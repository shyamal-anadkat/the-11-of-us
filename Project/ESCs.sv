==> flow/design.v <==
module ESC_interface(SPEED, OFF, PWM, clk, rst_n);
input clk, rst_n;
input [10:0] SPEED;
input [9:0] OFF;
output reg PWM;
parameter PERIOD_WIDTH = 20;
localparam MIN_RUN_SPEED = 13'h200;  
reg [PERIOD_WIDTH-1:0] counter;
logic [10:0] SPEED_FLOPD;
always_ff @(posedge clk or negedge rst_n) begin
	if(!rst_n) begin
		SPEED_FLOPD <= MIN_RUN_SPEED;
	end else begin
		SPEED_FLOPD <= SPEED;
	end
end
wire [11:0] comp_speed;
assign comp_speed = SPEED_FLOPD + OFF;
wire [15:0] promote_comp_speed;
assign promote_comp_speed = {comp_speed[11:0], 4'b0000};
wire [16:0] setting;
assign setting = promote_comp_speed + 16'd50000;
always_ff@(posedge clk, negedge rst_n) begin
  if (~rst_n)
    counter <= 0;
  else
    counter <= counter + 1'b1;
end
wire comparator;
assign comparator = (counter[16:0] >= setting[16:0]);
wire counter_full;
assign counter_full = &counter;
always_ff@(posedge clk, negedge rst_n) begin
	if (~rst_n)
		PWM <= 1'b0;
	else if (counter_full)
		PWM <= 1'b1;
	else if (comparator)
		PWM <= 1'b0;
end
endmodule
module ESCs(clk, rst_n, frnt_spd, bck_spd, lft_spd, rght_spd, motors_off, frnt, bck, lft, rght);
input [10:0] frnt_spd, bck_spd, lft_spd, rght_spd;
input clk, rst_n, motors_off;
output frnt, bck, lft, rght;
localparam FRNT_OFF = 10'h220;
localparam BCK_OFF = 10'h220;
localparam LFT_OFF = 10'h220;
localparam RGHT_OFF = 10'h220;
parameter WIDTH = 20;
wire [10:0] motors_off_ext = {11{motors_off}};
wire [10:0] frnt_SPEED, bck_SPEED, lft_SPEED, rght_SPEED;
wire [9:0] frnt_OFF, bck_OFF, lft_OFF, rght_OFF;
assign frnt_SPEED = frnt_spd &~motors_off_ext;
assign bck_SPEED = bck_spd &~motors_off_ext;
assign lft_SPEED = lft_spd &~motors_off_ext;
assign rght_SPEED = rght_spd &~motors_off_ext;
assign frnt_OFF = FRNT_OFF &~motors_off_ext;
assign bck_OFF = BCK_OFF &~motors_off_ext;
assign lft_OFF = LFT_OFF &~motors_off_ext;
assign rght_OFF = RGHT_OFF &~motors_off_ext;
ESC_interface #(WIDTH) esc_frnt(.SPEED(frnt_SPEED), .OFF(frnt_OFF), .PWM(frnt), .clk(clk), .rst_n(rst_n));
ESC_interface #(WIDTH) esc_bck (.SPEED(bck_SPEED),  .OFF(bck_OFF),  .PWM(bck),  .clk(clk), .rst_n(rst_n));
ESC_interface #(WIDTH) esc_lft (.SPEED(lft_SPEED),  .OFF(lft_OFF),  .PWM(lft),  .clk(clk), .rst_n(rst_n));
ESC_interface #(WIDTH) esc_rght(.SPEED(rght_SPEED), .OFF(rght_OFF), .PWM(rght), .clk(clk), .rst_n(rst_n));
endmodule
* From RTL to reports: ESCs
The steps from the RTL of ESCs to its reports follow in flow order. Line numbers count from 1 in the design file above. Operators: Yosys type, input widths -> output width; for muxes data width and select width s. The mark n/a stands for no value.
Design: top ESCs, clock port clk, library sky130hd, library corner tt_025C_1v80

* Elaborated design
Counts by Yosys on the flattened word-level netlist (proc, flatten, opt, wreduce; memories kept). Register bits leave out memories and registers merged into their read ports (data or address). Print and check cells are left out. Cells with the same type and inputs are merged into one.
Storage and ports: memory cells 0, cells after elaboration 49, latch bits 0, bits in registers 128, memory bits (read-only) 0, output and inout port bits 4, word width x clocked read ports 0, RAM bits 0, input port bits 47
Operators by class: equality and inequality tests 0, divide/modulo/power cells 0, mux-type cells 8, bitwise logic cells 5, add/subtract/negate cells 12, reduce/logical cells 8, shifts and indexed selects 0, multiply operators 0, $lt $le $gt $ge 4
Operator list (count):
- $add 20x1->20 const B | 4
- $reduce_and 20->1 | 4
- $add 16x16->17 const B | 4
- $ge 17x17->1 | 4
- $add 11x10->12 | 4
- $and 11x11->11 | 4
- $not 11->11 | 1
- $reduce_bool 2->1 | 4
- $mux 1 | 8

* Longest topological paths
Yosys ltp: most cells in a row. Word level: on the elaborated netlist, between registers, memories and ports. Mapped: between sequential cells and ports; inverters and the memories' decode and read muxes count.
Depth: word-level depth 6, ABC_AREA 0, depth in mapped cells 15, gate-level depth less buffers 14

* After synthesis
Yosys stat after the flow's synthesis: flattened, memories mapped to cells. It holds for the ABC_AREA given above (unset counts as 0); a run with the other value may have another netlist.
Mapped netlist: chip area (Yosys) 7417.1 µm², sequential area 3208.1 µm², buffers 9, cell count 710, flip-flop cells 128
Cells by type:
- sky130_fd_sc_hd__dfrtp_1 | count 124, total area 3.1E+03 µm²
- sky130_fd_sc_hd__ha_1 | count 76, total area 950.912 µm²
- sky130_fd_sc_hd__xnor2_1 | count 75, total area 656.88 µm²
- sky130_fd_sc_hd__xor2_1 | count 55, total area 481.712 µm²
- sky130_fd_sc_hd__nor2b_1 | count 54, total area 337.824 µm²
- sky130_fd_sc_hd__nand3_1 | count 43, total area 215.206 µm²
- sky130_fd_sc_hd__nand2_1 | count 51, total area 191.434 µm²
- sky130_fd_sc_hd__and3_1 | count 21, total area 131.376 µm²
- sky130_fd_sc_hd__inv_1 | count 31, total area 116.362 µm²
- sky130_fd_sc_hd__nor2_1 | count 29, total area 108.854 µm²
- sky130_fd_sc_hd__dfstp_2 | count 4, total area 105.101 µm²
- sky130_fd_sc_hd__a21oi_1 | count 19, total area 95.091 µm²
- sky130_fd_sc_hd__nand4_1 | count 14, total area 87.584 µm²
- sky130_fd_sc_hd__o21ai_0 | count 16, total area 80.077 µm²
- sky130_fd_sc_hd__and4_1 | count 8, total area 70.067 µm²
- sky130_fd_sc_hd__a21o_1 | count 7, total area 52.55 µm²
- sky130_fd_sc_hd__a211oi_1 | count 6, total area 45.043 µm²
- sky130_fd_sc_hd__a31oi_1 | count 7, total area 43.792 µm²
Not listed: further types 31, cells in them 70. By module: a second synthesis without flattening, with its own total; a netlist apart from the flattened one above.
Unflattened totals: cells (unflattened synthesis) 938, area (unflattened synthesis) 9036.2 µm²
Each row is one instance without its submodules.
Modules:
- ESC_interface #(PERIOD_WIDTH=20) | instances 4, area 2183.3 µm², cells 222, sequential area 802.0 µm²
- ESCs | instances 1, area 302.8 µm², cells 50, sequential area 0.0 µm²

* Path before layout
OpenSTA on the mapped netlist: ideal clock, no wires. The path of least setup slack (recovery checks aside). Input and output delay are each 20% of the period. Register names are those of the netlist, which keeps one name where synthesis merged equal registers.
Path after synthesis: path type in2reg, start point input motors_off, end point register esc_frnt.PWM, data required time 3.361 ns, launch time at the first pin 0.698 ns, clock period 3.49 ns, arrival time 3.490 ns, setup time 0.129 ns, path buffers 1, path delay 2.921 ns, driving pins on the path 14, input delay 0.698 ns, path slack -0.129 ns, synthesis period reached 3.619 ns
"path delay" is the arrival time less input delay plus setup time. "driving pins on the path" counts driving pins, that of a launching flip-flop among them; a cell with two outputs on the path counts twice. "synthesis period reached" = period - worst setup slack (recovery checks aside). The figure is calculated, with input and output delays left at 20% of the set period. Between the ends stands the longest chain of elaborated cells between them, by number of cells; it is not shown to be the way that was timed. Of several equally long chains one is given. A line is the first line of the expression or statement that the cell stems from. Yosys adds cells for indexed reads and writes and turns some case tables into memories. At most two assigning lines are given for a register; there are more.
On the way, after synthesis: cells stage by stage sky130_fd_sc_hd__clkbuf_1 > sky130_fd_sc_hd__inv_1 > sky130_fd_sc_hd__ha_1 > sky130_fd_sc_hd__ha_1 > sky130_fd_sc_hd__xor2_1 > sky130_fd_sc_hd__nand3_1 > sky130_fd_sc_hd__nor3b_2 > sky130_fd_sc_hd__xor2_1 > sky130_fd_sc_hd__ha_1 > sky130_fd_sc_hd__nand3_1 > sky130_fd_sc_hd__or4_1 > sky130_fd_sc_hd__o2bb2ai_1 > sky130_fd_sc_hd__o211ai_1 > sky130_fd_sc_hd__nand3_1, cells in the longest elaborated chain 6, elaborated cells on any way between the ends 7, classes of those cells 2 x add/sub; 1 x compare; 2 x mux; 1 x logic; 1 x reduce/logical
RTL lines, path after synthesis:
- start: declaration | RTL line 44 | input clk, rst_n, motors_off;
- $not 11->11 | RTL line 58 | assign frnt_OFF = FRNT_OFF &~motors_off_ext;
- $add 11x10->12 | RTL line 18 | assign comp_speed = SPEED_FLOPD + OFF;
- $add 16x16->17 | RTL line 22 | assign setting = promote_comp_speed + 16'd50000;
- $ge 17x17->1 | RTL line 30 | assign comparator = (counter[16:0] >= setting[16:0]);
- $mux 1 | RTL line 38 | else if (comparator)
- $mux 1 | RTL line 36 | else if (counter_full)
- end: assignment | RTL line 35 | PWM <= 1'b0;
- end: assignment | RTL line 37 | PWM <= 1'b1;
- end: declaration | RTL line 5 | output reg PWM;

* Worst path after layout
Path of least setup slack in the final report of job 1 (OpenROAD, finished layout, wires in). Where an end is a register, its clock arrival counts in the times.
Path post-layout: path type reg2reg, start point register esc_frnt.SPEED_FLOPD[5], end point register esc_frnt.PWM, clock period 2.36 ns, arrival time 2.94 ns, data required time 2.71 ns, driving pins on the path 13, launch time at the first pin 0.42 ns, path buffers 1, setup time 0.06 ns, path slack -0.22 ns
Between the ends stands the longest chain of elaborated cells between them, by number of cells; it is not shown to be the way that was timed. Of several equally long chains one is given. At most two assigning lines are given for a register; there are more.
On the way, post-layout: cells stage by stage sky130_fd_sc_hd__dfrtp_1 > sky130_fd_sc_hd__ha_4 > sky130_fd_sc_hd__ha_4 > sky130_fd_sc_hd__xor2_2 > sky130_fd_sc_hd__nand3_2 > sky130_fd_sc_hd__nor3b_4 > sky130_fd_sc_hd__xor2_1 > sky130_fd_sc_hd__ha_1 > sky130_fd_sc_hd__buf_4 > sky130_fd_sc_hd__a2111oi_4 > sky130_fd_sc_hd__o2bb2ai_2 > sky130_fd_sc_hd__o211ai_1 > sky130_fd_sc_hd__nand3_1, cells in the longest elaborated chain 5, elaborated cells on any way between the ends 6, RTL lines with such cells 5, classes of those cells 2 x add/sub; 1 x compare; 2 x mux; 1 x reduce/logical
RTL lines, path post-layout:
- start: declaration | RTL line 9 | logic [10:0] SPEED_FLOPD;
- start: assignment | RTL line 12 | SPEED_FLOPD <= MIN_RUN_SPEED;
- start: assignment | RTL line 14 | SPEED_FLOPD <= SPEED;
- $add 11x10->12 | RTL line 18 | assign comp_speed = SPEED_FLOPD + OFF;
- $add 16x16->17 | RTL line 22 | assign setting = promote_comp_speed + 16'd50000;
- $ge 17x17->1 | RTL line 30 | assign comparator = (counter[16:0] >= setting[16:0]);
- $mux 1 | RTL line 38 | else if (comparator)
- $mux 1 | RTL line 36 | else if (counter_full)
- end: assignment | RTL line 35 | PWM <= 1'b0;
- end: assignment | RTL line 37 | PWM <= 1'b1;
- end: declaration | RTL line 5 | output reg PWM;

Record of 2 stored runs of the RTL-to-layout flow on ESCs, platform sky130hd. The runs are unordered. Constraints: input delay and output delay 20% of the set period each, output load 0.01 pF.
"clock period achieved" is the run's clock period less its worst setup slack. It is reckoned from that one timing run; input and output delays stay at 20% of the period that was set.
By "critical setup path time" is meant the share of the clock period that the worst setup path is allowed (20% is reserved at inputs, 20% at outputs), minus its slack. Clock arrival times at its registers enter into it.
"total power after layout": no workload was simulated; the value follows from the tool's default switching activity.

[job 1] flow files
==> flow/run.sh <==
#!/bin/bash
# the make line also repeats the synthesis and layout settings of config.mk as NAME=value (left out here)
make -C /OpenROAD-flow-scripts/flow DESIGN_CONFIG=/design/flow/config.mk WORK_HOME=/design/flow/orfs CLKGATE_MAP_FILE= finish
==> flow/config.mk <==
export PLATFORM = sky130hd
export DESIGN_NAME = ESCs
export DESIGN_NICKNAME = ESCs
export VERILOG_FILES = /design/flow/design.v
export SDC_FILE = /design/flow/constraint.sdc
export NUM_CORES = 4
export LEC_CHECK = 0
export CAP_MARGIN = 20
export CELL_PAD_IN_SITES_DETAIL_PLACEMENT = 0
export CORE_MARGIN = 2
export CORE_UTILIZATION = 39
export CTS_CLUSTER_DIAMETER = 268
export GPL_TIMING_DRIVEN = 0
export PLACE_DENSITY = 0.68
export SLEW_MARGIN = 35
==> flow/constraint.sdc <==
create_clock -name core_clock -period 2.36 [get_ports {clk}]
set_input_delay 0.4720 -clock core_clock [delete_from_list [all_inputs] [get_ports {clk}]]
set_output_delay 0.4720 -clock core_clock [all_outputs]
set_load 0.01 [all_outputs]

[job 1] result: utilization after routing 50.2%; total negative setup slack -0.489 ns; mapped cell area after synthesis 7417.1 µm²; standard-cell area after routing 9385.2 µm²; total power after layout 5540 uW; worst-case hold slack 0.291 ns; overall die area 20137.0 µm²; setup slack of the critical path -0.224 ns; clock period achieved 2.584 ns; critical setup path time 2.58 ns; kind of the worst setup path reg2reg

[job 2] flow files
==> flow/run.sh <==
#!/bin/bash
# the make line also repeats the synthesis and layout settings of config.mk as NAME=value (left out here)
make -C /OpenROAD-flow-scripts/flow DESIGN_CONFIG=/design/flow/config.mk WORK_HOME=/design/flow/orfs CLKGATE_MAP_FILE= finish
==> flow/config.mk <==
export PLATFORM = sky130hd
export DESIGN_NAME = ESCs
export DESIGN_NICKNAME = ESCs
export VERILOG_FILES = /design/flow/design.v
export SDC_FILE = /design/flow/constraint.sdc
export NUM_CORES = 4
export LEC_CHECK = 0
export ABC_AREA = 0
export CAP_MARGIN = 35
export CORE_ASPECT_RATIO = 1.4
export CORE_MARGIN = 2
export CORE_UTILIZATION = 41
export CTS_CLUSTER_SIZE = 93
export GPL_TIMING_DRIVEN = 0
export PLACE_DENSITY_LB_ADDON = 0.13
export SETUP_SLACK_MARGIN = -0.02
export SLEW_MARGIN = 20
export TNS_END_PERCENT = 35
==> flow/constraint.sdc <==
create_clock -name core_clock -period 2.14 [get_ports {clk}]
set_input_delay 0.4280 -clock core_clock [delete_from_list [all_inputs] [get_ports {clk}]]
set_output_delay 0.4280 -clock core_clock [all_outputs]
set_load 0.01 [all_outputs]

[job 2] result: standard-cell area after routing 9185.1 µm²; setup slack of the critical path -0.478 ns; total power after layout 5996 uW; utilization after routing 51.5%; worst-case hold slack 0.273 ns; overall die area 19198.1 µm²; mapped cell area after synthesis 7417.1 µm²; total negative setup slack -1.536 ns; clock period achieved 2.618 ns; critical setup path time 2.62 ns; kind of the worst setup path reg2reg
