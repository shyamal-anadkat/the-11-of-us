==> flow/design.v <==
module flght_cntrl(clk,rst_n,vld,inertial_cal,d_ptch,d_roll,d_yaw,ptch,
    roll,yaw,thrst,frnt_spd,bck_spd,lft_spd,rght_spd);
parameter D_QUEUE_DEPTH = 14;  
input clk,rst_n;
input vld;       
input inertial_cal;        
input signed [15:0] d_ptch,d_roll,d_yaw;   
input signed [15:0] ptch,roll,yaw;     
input [8:0] thrst;       
output [10:0] frnt_spd;      
output [10:0] bck_spd;       
output [10:0] lft_spd;       
output [10:0] rght_spd;      
integer x;
reg signed [9:0] prev_ptch_err[0:D_QUEUE_DEPTH-1];
reg signed [9:0] prev_roll_err[0:D_QUEUE_DEPTH-1];
reg signed [9:0] prev_yaw_err[0:D_QUEUE_DEPTH-1];  
localparam CAL_SPEED = 11'h1B0;    
localparam MIN_RUN_SPEED = 13'h200;  
localparam D_COEFF = 6'b00111;     
logic [8:0] thrst_flopd;  
always_ff @(posedge clk or negedge rst_n) begin
  if(!rst_n) begin
     thrst_flopd <= 9'h000;
  end else begin
     thrst_flopd <= thrst;
  end
end
wire signed [16:0] ptch_err;
wire signed [9:0] ptch_err_sat;
wire signed [9:0] ptch_pterm;
wire signed [9:0] ptch_D_diff;
wire signed [5:0] ptch_D_diff_sat;
wire signed [11:0] ptch_dterm;
logic signed [9:0] ptch_pterm_flopd;
logic signed [11:0] ptch_dterm_flopd;
assign ptch_err = ptch - d_ptch;
assign ptch_D_diff = ptch_err_sat - prev_ptch_err[D_QUEUE_DEPTH-1];
saturate sat_ptch(.signed_err(ptch_err), .signed_err_sat(ptch_err_sat), 
             .signed_D_diff(ptch_D_diff), .signed_D_diff_sat(ptch_D_diff_sat), 
             .signed_pterm(ptch_pterm));
assign ptch_dterm = ptch_D_diff_sat * $signed(D_COEFF);
always_ff @(posedge clk or negedge rst_n) begin
  if(!rst_n) begin
     ptch_dterm_flopd <= 10'h000;
     ptch_pterm_flopd <= 10'h000;
  end else begin
     ptch_dterm_flopd <= ptch_dterm ;
     ptch_pterm_flopd <= ptch_pterm ;
  end
end
wire signed [16:0] roll_err;
wire signed [9:0] roll_err_sat;
wire signed [9:0] roll_pterm;
wire signed [9:0] roll_D_diff;
wire signed [5:0] roll_D_diff_sat;
wire signed [11:0] roll_dterm;
logic signed [9:0] roll_pterm_flopd;
logic signed [11:0] roll_dterm_flopd;
assign roll_err = roll - d_roll;
assign roll_D_diff = roll_err_sat - prev_roll_err[D_QUEUE_DEPTH-1];
saturate sat_roll(.signed_err(roll_err), .signed_err_sat(roll_err_sat), 
             .signed_D_diff(roll_D_diff), .signed_D_diff_sat(roll_D_diff_sat), 
             .signed_pterm(roll_pterm));
assign roll_dterm = roll_D_diff_sat * $signed(D_COEFF);
always_ff @(posedge clk or negedge rst_n) begin
  if(!rst_n) begin
     roll_dterm_flopd <= 10'h000;
     roll_pterm_flopd <= 10'h000;
  end else begin
     roll_dterm_flopd <= (roll_dterm) ;
     roll_pterm_flopd <= (roll_pterm) ;
  end
end
wire signed [16:0] yaw_err;
wire signed [9:0] yaw_err_sat;
wire signed [9:0] yaw_pterm;
wire signed [9:0] yaw_D_diff;
wire signed [5:0] yaw_D_diff_sat;
wire signed [11:0] yaw_dterm;
logic signed [9:0] yaw_pterm_flopd;
logic signed [11:0] yaw_dterm_flopd;
assign yaw_err = yaw - d_yaw;
assign yaw_D_diff = yaw_err_sat - prev_yaw_err[D_QUEUE_DEPTH-1];
saturate sat_yaw(.signed_err(yaw_err), .signed_err_sat(yaw_err_sat), 
             .signed_D_diff(yaw_D_diff), .signed_D_diff_sat(yaw_D_diff_sat), 
             .signed_pterm(yaw_pterm));
assign yaw_dterm = yaw_D_diff_sat * $signed(D_COEFF);
always_ff @(posedge clk or negedge rst_n) begin
  if(!rst_n) begin
     yaw_dterm_flopd <= 10'h000;
     yaw_pterm_flopd <= 10'h000;
  end else begin
     yaw_dterm_flopd <=  (yaw_dterm) ;
     yaw_pterm_flopd <=  (yaw_pterm) ;
  end
end
always_ff@(posedge clk, negedge rst_n) begin
  if (~rst_n) begin
    for (x = 0; x < D_QUEUE_DEPTH; x = x+1) begin
        prev_ptch_err[x] <= 10'h00;
        prev_roll_err[x] <= 10'h00;
        prev_yaw_err[x] <= 10'h00;
    end
  end
  else if (vld) begin
    for (x = D_QUEUE_DEPTH-1; x >= 1; x=x-1) begin
      prev_ptch_err[x] <= prev_ptch_err[x-1];
      prev_roll_err[x] <= prev_roll_err[x-1];
      prev_yaw_err[x]  <= prev_yaw_err[x-1];
    end
    prev_ptch_err[0] <= ptch_err_sat;
    prev_roll_err[0] <= roll_err_sat;
    prev_yaw_err[0]  <= yaw_err_sat;
  end
end
wire [12:0] frnt_calc, bck_calc, lft_calc, rght_calc;
assign frnt_calc = {4'h0,thrst_flopd} + MIN_RUN_SPEED - {{3{ptch_pterm_flopd[9]}}, 
ptch_pterm_flopd} - {ptch_dterm_flopd[11],ptch_dterm_flopd} - {{3{yaw_pterm_flopd[9]}},yaw_pterm_flopd} - {yaw_dterm_flopd[11],yaw_dterm_flopd};
assign bck_calc  = {4'h0,thrst_flopd} + MIN_RUN_SPEED + {{3{ptch_pterm_flopd[9]}}, 
ptch_pterm_flopd} + {ptch_dterm_flopd[11],ptch_dterm_flopd} - {{3{yaw_pterm_flopd[9]}},yaw_pterm_flopd} - {yaw_dterm_flopd[11],yaw_dterm_flopd};
assign lft_calc  = {4'h0,thrst_flopd} + MIN_RUN_SPEED - {{3{roll_pterm_flopd[9]}}, 
roll_pterm_flopd} - {roll_dterm_flopd[11],roll_dterm_flopd} + {{3{yaw_pterm_flopd[9]}},yaw_pterm_flopd} + {yaw_dterm_flopd[11],yaw_dterm_flopd};
assign rght_calc = {4'h0,thrst_flopd} + MIN_RUN_SPEED + {{3{roll_pterm_flopd[9]}}, 
roll_pterm_flopd} + {roll_dterm_flopd[11],roll_dterm_flopd} + {{3{yaw_pterm_flopd[9]}},yaw_pterm_flopd} + {yaw_dterm_flopd[11],yaw_dterm_flopd};
wire [10:0] frnt_sat;
wire [10:0] bck_sat;
wire [10:0] lft_sat;
wire [10:0] rght_sat;
saturate_calc sat_frnt_calc(.calc(frnt_calc), .sat_calc(frnt_sat));
saturate_calc sat_bck_calc(.calc(bck_calc), .sat_calc(bck_sat));
saturate_calc sat_lft_calc(.calc(lft_calc), .sat_calc(lft_sat));
saturate_calc sat_rght_calc(.calc(rght_calc), .sat_calc(rght_sat));
assign frnt_spd = inertial_cal ? CAL_SPEED : frnt_sat;
assign bck_spd  = inertial_cal ? CAL_SPEED : bck_sat;
assign rght_spd = inertial_cal ? CAL_SPEED : rght_sat;
assign lft_spd  = inertial_cal ? CAL_SPEED : lft_sat;
endmodule 
module saturate_calc(calc, sat_calc);
  input [12:0] calc;
  output [10:0] sat_calc;
  assign sat_calc = calc[12] ? 
                        11'h00
                      :
                        calc[11] ? 11'h7FF : calc[10:0];
endmodule
module saturate(signed_err, signed_err_sat, signed_D_diff, signed_D_diff_sat, signed_pterm);
input signed [16:0] signed_err;
input signed[9:0] signed_D_diff;
output signed [9:0] signed_pterm;
output signed [9:0] signed_err_sat;
output signed [5:0] signed_D_diff_sat;
assign signed_pterm = {signed_err_sat[9], signed_err_sat[9:1]} + {{3{signed_err_sat[9]}}, signed_err_sat[9:3]};
assign signed_err_sat = signed_err[16] ? 
        ~&signed_err[15:9] ? 10'b1000000000 : signed_err[9:0]
      :
         |signed_err[15:9] ? 10'b0111111111 : signed_err[8:0];
assign signed_D_diff_sat = signed_D_diff[9] ? 
        ~&signed_D_diff[8:5] ? 6'b100000 : signed_D_diff[5:0]
         :
         |signed_D_diff[8:5] ? 6'b011111 : signed_D_diff[5:0];  
endmodule
# ---- Step by step through the tools: flght_cntrl
# Tool output for the design above, in the order of the flow.
# Line numbers count from 1 in the design file above.
# Operators carry their Yosys type and port widths (W data, S select, Z words).
# Not given: -
dict set report setup {
  top_module {flght_cntrl}
  clk_port {clk}
  lib {sky130hd}
  pvt_corner {tt_025C_1v80}
}

# ---- Word-level counts
# Source: Yosys, flattened and elaborated. Widths are those after wreduce; folded enables and synchronous resets count as part of the registers. Registers that Yosys merges into a memory's read port (data or address) are not register bits. Print and check cells do not count. Equal cells are merged and count once.
dict set report bits {
  output_inout_bits 44
  elab_cells 120
  register_bits 489
  inputBits 109
}
dict set report classes {
  reduce_logical 12
  add_sub_neg 26
  muxes 30
  multipliers 3
}
# operator count
set op_table {}
lappend op_table {{$mux W11} 12}
lappend op_table {{$mul A6 B4 Y10 const B} 3}
lappend op_table {{$add A13 B13 Y13} 7}
lappend op_table {{$sub A13 B13 Y13} 7}
lappend op_table {{$mux W10} 6}
lappend op_table {{$mux W6} 9}
lappend op_table {{$sub A16 B16 Y17} 3}
lappend op_table {{$sub A10 B10 Y10} 3}
lappend op_table {{$add A9 B7 Y10} 3}
lappend op_table {{$mux W9} 3}
lappend op_table {{$reduce_and A7 Y1} 3}
lappend op_table {{$reduce_or A7 Y1} 3}
lappend op_table {{$add A12 B10 Y13} 1}
lappend op_table {{$sub A12 B10 Y13} 1}
lappend op_table {{$reduce_and A4 Y1} 3}
lappend op_table {{$reduce_or A4 Y1} 3}
lappend op_table {{$add A9 B10 Y11 const B} 1}

# ---- Depth
# Yosys ltp: most cells in a row. Word level: on the elaborated netlist, between registers, memories and ports. Mapped: between sequential cells and ports; inverters and the memories' decode and read muxes count.
dict set report logic_depth {
  ltp_word 9
  ABC_AREA 0
  mapped_depth 36
  mapped_depth_nobuf 35
}

# ---- After synthesis
# Source: synth_stat.txt of the flow (Yosys; design flattened, memories mapped). It holds for the ABC_AREA given above (unset counts as 0); a run with the other value may have another netlist.
# Totals and module areas in this step are rounded.
dict set report mapped {
  seq_area_um2 12200
  stdcells 2559
  ffs 489
  area_um2 29600
  n_buf 66
}
# cell count area_total_um2
set types {}
lappend types {sky130_fd_sc_hd__dfrtp_1 489 1.22E+04}
lappend types {sky130_fd_sc_hd__mux2_2 372 4.19E+03}
lappend types {sky130_fd_sc_hd__fa_1 147 2.94E+03}
lappend types {sky130_fd_sc_hd__ha_1 201 2.51E+03}
lappend types {sky130_fd_sc_hd__inv_1 263 987.197}
lappend types {sky130_fd_sc_hd__xnor2_1 81 709.43}
lappend types {sky130_fd_sc_hd__a21oi_1 127 635.61}
lappend types {sky130_fd_sc_hd__o21ai_0 109 545.523}
lappend types {sky130_fd_sc_hd__nor2_1 119 446.678}
lappend types {sky130_fd_sc_hd__xor2_1 40 350.336}
lappend types {sky130_fd_sc_hd__nand2_1 93 349.085}
lappend types {sky130_fd_sc_hd__a21o_1 46 345.331}
lappend types {sky130_fd_sc_hd__clkbuf_1 61 228.97}
lappend types {sky130_fd_sc_hd__nor2b_1 29 181.424}
lappend types {sky130_fd_sc_hd__a21boi_0 24 180.173}
lappend types {sky130_fd_sc_hd__o21a_1 24 180.173}
lappend types {sky130_fd_sc_hd__o21bai_1 20 150.144}
lappend types {sky130_fd_sc_hd__mux2i_1 14 140.134}
# Other cell types: 68; their cells: 300.
# The figures by module come from a second, unflattened synthesis with its own total; it is not the netlist above.
dict set report unflattened {
  hier_cells 2685
  hier_area_um2 30100
}
# Each row is one instance without its submodules.
# mod seq_area_um2 n_cells mod_area_um2 n_inst
set by_module {}
lappend by_module {flght_cntrl 12200 2336 27700 1}
lappend by_module {saturate 0.0 99 637 3}
lappend by_module {saturate_calc 0.0 13 133 4}

# ---- Path before layout
# OpenSTA on the mapped netlist: ideal clock, no wires. The path of least setup slack (recovery checks aside). Input and output delay are each 20% of the period. Register names are those of the netlist, which keeps one name where synthesis merged equal registers.
dict set report synth_path {
  path_type {input to register}
  startpoint {input port ptch[0]}
  endpoint {register ptch_dterm_flopd[7]}
  delay_ps 7049
  setup_ps 134
  driving_pins 31
  n_path_buf 1
  arrival_ps 8841
  period_ps 9630
  required_ps 9496
  in_delay_ps 1926
  launch_ps 1926
  path_slack_ps 656
  period_less_setup_slack_ps 8974
}
# "delay_ps" is the arrival time less input delay plus setup time.
# "driving_pins" counts driving pins, that of a launching flip-flop among them; a cell with two outputs on the path counts twice.
# "period_less_setup_slack_ps" = period - worst setup slack (recovery checks aside). The figure is calculated, with input and output delays left at 20% of the set period.
# The rows between start and end are the longest chain of elaborated cells between them; the timing report does not say that the signal goes this way. Where chains are equally long, one stands for them.
# Each line given opens the expression or statement behind the cell; cells for indexed reads and writes are added by Yosys, which also makes memories of some case tables.
dict set report synth_between {
  cell_sequence {sky130_fd_sc_hd__inv_1 > sky130_fd_sc_hd__ha_1 > sky130_fd_sc_hd__inv_1 > sky130_fd_sc_hd__fa_1 > sky130_fd_sc_hd__a211oi_2 > sky130_fd_sc_hd__o211ai_2 > sky130_fd_sc_hd__and3_2 > sky130_fd_sc_hd__a31oi_1 > sky130_fd_sc_hd__xor2_1 > sky130_fd_sc_hd__nand2b_1 > sky130_fd_sc_hd__or4_4 > sky130_fd_sc_hd__o21a_2 > sky130_fd_sc_hd__buf_6 > sky130_fd_sc_hd__a21oi_1 > sky130_fd_sc_hd__ha_1 > sky130_fd_sc_hd__nor2b_1 > sky130_fd_sc_hd__o2111a_1 > sky130_fd_sc_hd__o31ai_1 > sky130_fd_sc_hd__nor4bb_1 > sky130_fd_sc_hd__a311oi_1 > sky130_fd_sc_hd__xor2_2 > sky130_fd_sc_hd__nor2b_1 > sky130_fd_sc_hd__o21ai_0 > sky130_fd_sc_hd__ha_1 > sky130_fd_sc_hd__fa_1 > sky130_fd_sc_hd__ha_1 > sky130_fd_sc_hd__a21o_1 > sky130_fd_sc_hd__a21oi_1 > sky130_fd_sc_hd__o21bai_1 > sky130_fd_sc_hd__a21oi_1 > sky130_fd_sc_hd__xnor3_1}
  elab_chain_len 9
  cone_cells 13
  cone_lines 9
  classes_between {2 x add/sub; 1 x mul; 6 x mux; 4 x reduce/logical}
}
# element line
set synth_lines {}
lappend synth_lines {{start: declaration} 8} ;# input signed [15:0] ptch,roll,yaw;
lappend synth_lines {{$sub A16 B16 Y17} 37} ;# assign ptch_err = ptch - d_ptch;
lappend synth_lines {{$reduce_or A7 Y1} 157} ;# |signed_err[15:9] ? 10'b0111111111 : signed_err[8:0];
lappend synth_lines {{$mux W9} 157}
lappend synth_lines {{$mux W10} 154} ;# assign signed_err_sat = signed_err[16] ?
lappend synth_lines {{$sub A10 B10 Y10} 38} ;# assign ptch_D_diff = ptch_err_sat - prev_ptch_err[D_QUEUE_DEPTH-1];
lappend synth_lines {{$reduce_or A4 Y1} 161} ;# |signed_D_diff[8:5] ? 6'b011111 : signed_D_diff[5:0];
lappend synth_lines {{$mux W6} 161}
lappend synth_lines {{$mux W6} 158} ;# assign signed_D_diff_sat = signed_D_diff[9] ?
lappend synth_lines {{$mul A6 B4 Y10} 42} ;# assign ptch_dterm = ptch_D_diff_sat * $signed(D_COEFF);
lappend synth_lines {{end: assignment} 45} ;# ptch_dterm_flopd <= 10'h000;
lappend synth_lines {{end: assignment} 48} ;# ptch_dterm_flopd <= ptch_dterm ;
lappend synth_lines {{end: declaration} 36} ;# logic signed [11:0] ptch_dterm_flopd;
# Nets of the timed path that keep an RTL name, with a line that drives or declares them; the list need not be complete.
# net line
set synth_named_nets {}
lappend synth_named_nets {ptch_err_sat[1] 154}

# ---- Worst path after layout
# From the final timing report of record 1: the path of least setup slack in the routed layout; clock arrival at registers is part of the times.
# The path's times are printed in steps of 10 ps; the period is the one set.
dict set report layout_path {
  path_type {input to register}
  startpoint {input port d_ptch[0]}
  endpoint {register ptch_dterm_flopd[8]}
  driving_pins 32
  n_path_buf 1
  setup_ps 60
  arrival_ps 9970
  period_ps 10300
  in_delay_ps 2060
  path_slack_ps 840
  launch_ps 2060
  required_ps 10810
}
# The rows between start and end are the longest chain of elaborated cells between them; the timing report does not say that the signal goes this way. Where chains are equally long, one stands for them.
dict set report layout_between {
  cell_sequence {sky130_fd_sc_hd__clkdlybuf4s50_1 > sky130_fd_sc_hd__ha_1 > sky130_fd_sc_hd__inv_1 > sky130_fd_sc_hd__fa_1 > sky130_fd_sc_hd__a211oi_2 > sky130_fd_sc_hd__o211ai_2 > sky130_fd_sc_hd__and3_2 > sky130_fd_sc_hd__a31oi_1 > sky130_fd_sc_hd__xor2_1 > sky130_fd_sc_hd__nand2b_1 > sky130_fd_sc_hd__or4_4 > sky130_fd_sc_hd__o21a_2 > sky130_fd_sc_hd__a21o_1 > sky130_fd_sc_hd__ha_1 > sky130_fd_sc_hd__fa_1 > sky130_fd_sc_hd__nor2b_1 > sky130_fd_sc_hd__o2111ai_1 > sky130_fd_sc_hd__a41oi_1 > sky130_fd_sc_hd__o21ai_0 > sky130_fd_sc_hd__a2111o_1 > sky130_fd_sc_hd__nor2_2 > sky130_fd_sc_hd__o22a_2 > sky130_fd_sc_hd__inv_1 > sky130_fd_sc_hd__ha_1 > sky130_fd_sc_hd__fa_1 > sky130_fd_sc_hd__ha_1 > sky130_fd_sc_hd__inv_1 > sky130_fd_sc_hd__o21bai_1 > sky130_fd_sc_hd__nand2_1 > sky130_fd_sc_hd__a2111oi_2 > sky130_fd_sc_hd__mux2i_1 > sky130_fd_sc_hd__nand4_1}
  elab_chain_len 9
  cone_cells 13
  cone_lines 9
  classes_between {2 x add/sub; 1 x mul; 6 x mux; 4 x reduce/logical}
}
# element line
set layout_lines {}
lappend layout_lines {{start: declaration} 7} ;# input signed [15:0] d_ptch,d_roll,d_yaw;
lappend layout_lines {{$sub A16 B16 Y17} 37} ;# assign ptch_err = ptch - d_ptch;
lappend layout_lines {{$reduce_or A7 Y1} 157} ;# |signed_err[15:9] ? 10'b0111111111 : signed_err[8:0];
lappend layout_lines {{$mux W9} 157}
lappend layout_lines {{$mux W10} 154} ;# assign signed_err_sat = signed_err[16] ?
lappend layout_lines {{$sub A10 B10 Y10} 38} ;# assign ptch_D_diff = ptch_err_sat - prev_ptch_err[D_QUEUE_DEPTH-1];
lappend layout_lines {{$reduce_or A4 Y1} 161} ;# |signed_D_diff[8:5] ? 6'b011111 : signed_D_diff[5:0];
lappend layout_lines {{$mux W6} 161}
lappend layout_lines {{$mux W6} 158} ;# assign signed_D_diff_sat = signed_D_diff[9] ?
lappend layout_lines {{$mul A6 B4 Y10} 42} ;# assign ptch_dterm = ptch_D_diff_sat * $signed(D_COEFF);
lappend layout_lines {{end: assignment} 45} ;# ptch_dterm_flopd <= 10'h000;
lappend layout_lines {{end: assignment} 48} ;# ptch_dterm_flopd <= ptch_dterm ;
lappend layout_lines {{end: declaration} 36} ;# logic signed [11:0] ptch_dterm_flopd;

; Stored flow runs of flght_cntrl (2 of them; Yosys, OpenROAD, sky130hd). They differ in their settings and are not a sequence. Constraints: input delay and output delay 20% of the set period each, output load 0.01 pF.
; Results are given in rounded form.

[record 1: settings]
period_ns = 10.3
SETUP_SLACK_MARGIN = 0.26
CAP_MARGIN = 20
CORE_MARGIN = 2
CORE_UTILIZATION = 40
SLEW_MARGIN = 20
[record 1: results]
final_cell_area_um2 = 34200
setupTns_ps = 0
total_die_area_um2 = 76200
yosys.chip_area_um2 = 29600
layout_utilization_pct = 46.8
worstSetupSlack_ps = 841

[record 2: settings]
period_ns = 6.14
CORE_UTILIZATION = 28
PLACE_DENSITY = 0.48
CORE_MARGIN = 4
TNS_END_PERCENT = 45
ABC_AREA = 1
GPL_TIMING_DRIVEN = 0
CTS_CLUSTER_SIZE = 63
CTS_CLUSTER_DIAMETER = 263
SLEW_MARGIN = 10
MAX_ROUTING_LAYER = met5
CAP_MARGIN = 20
[record 2: results]
final_cell_area_um2 = 38500
setupTns_ps = -1040
layout_utilization_pct = 36.6
yosys.chip_area_um2 = 29700
worstSetupSlack_ps = -268
total_die_area_um2 = 111000
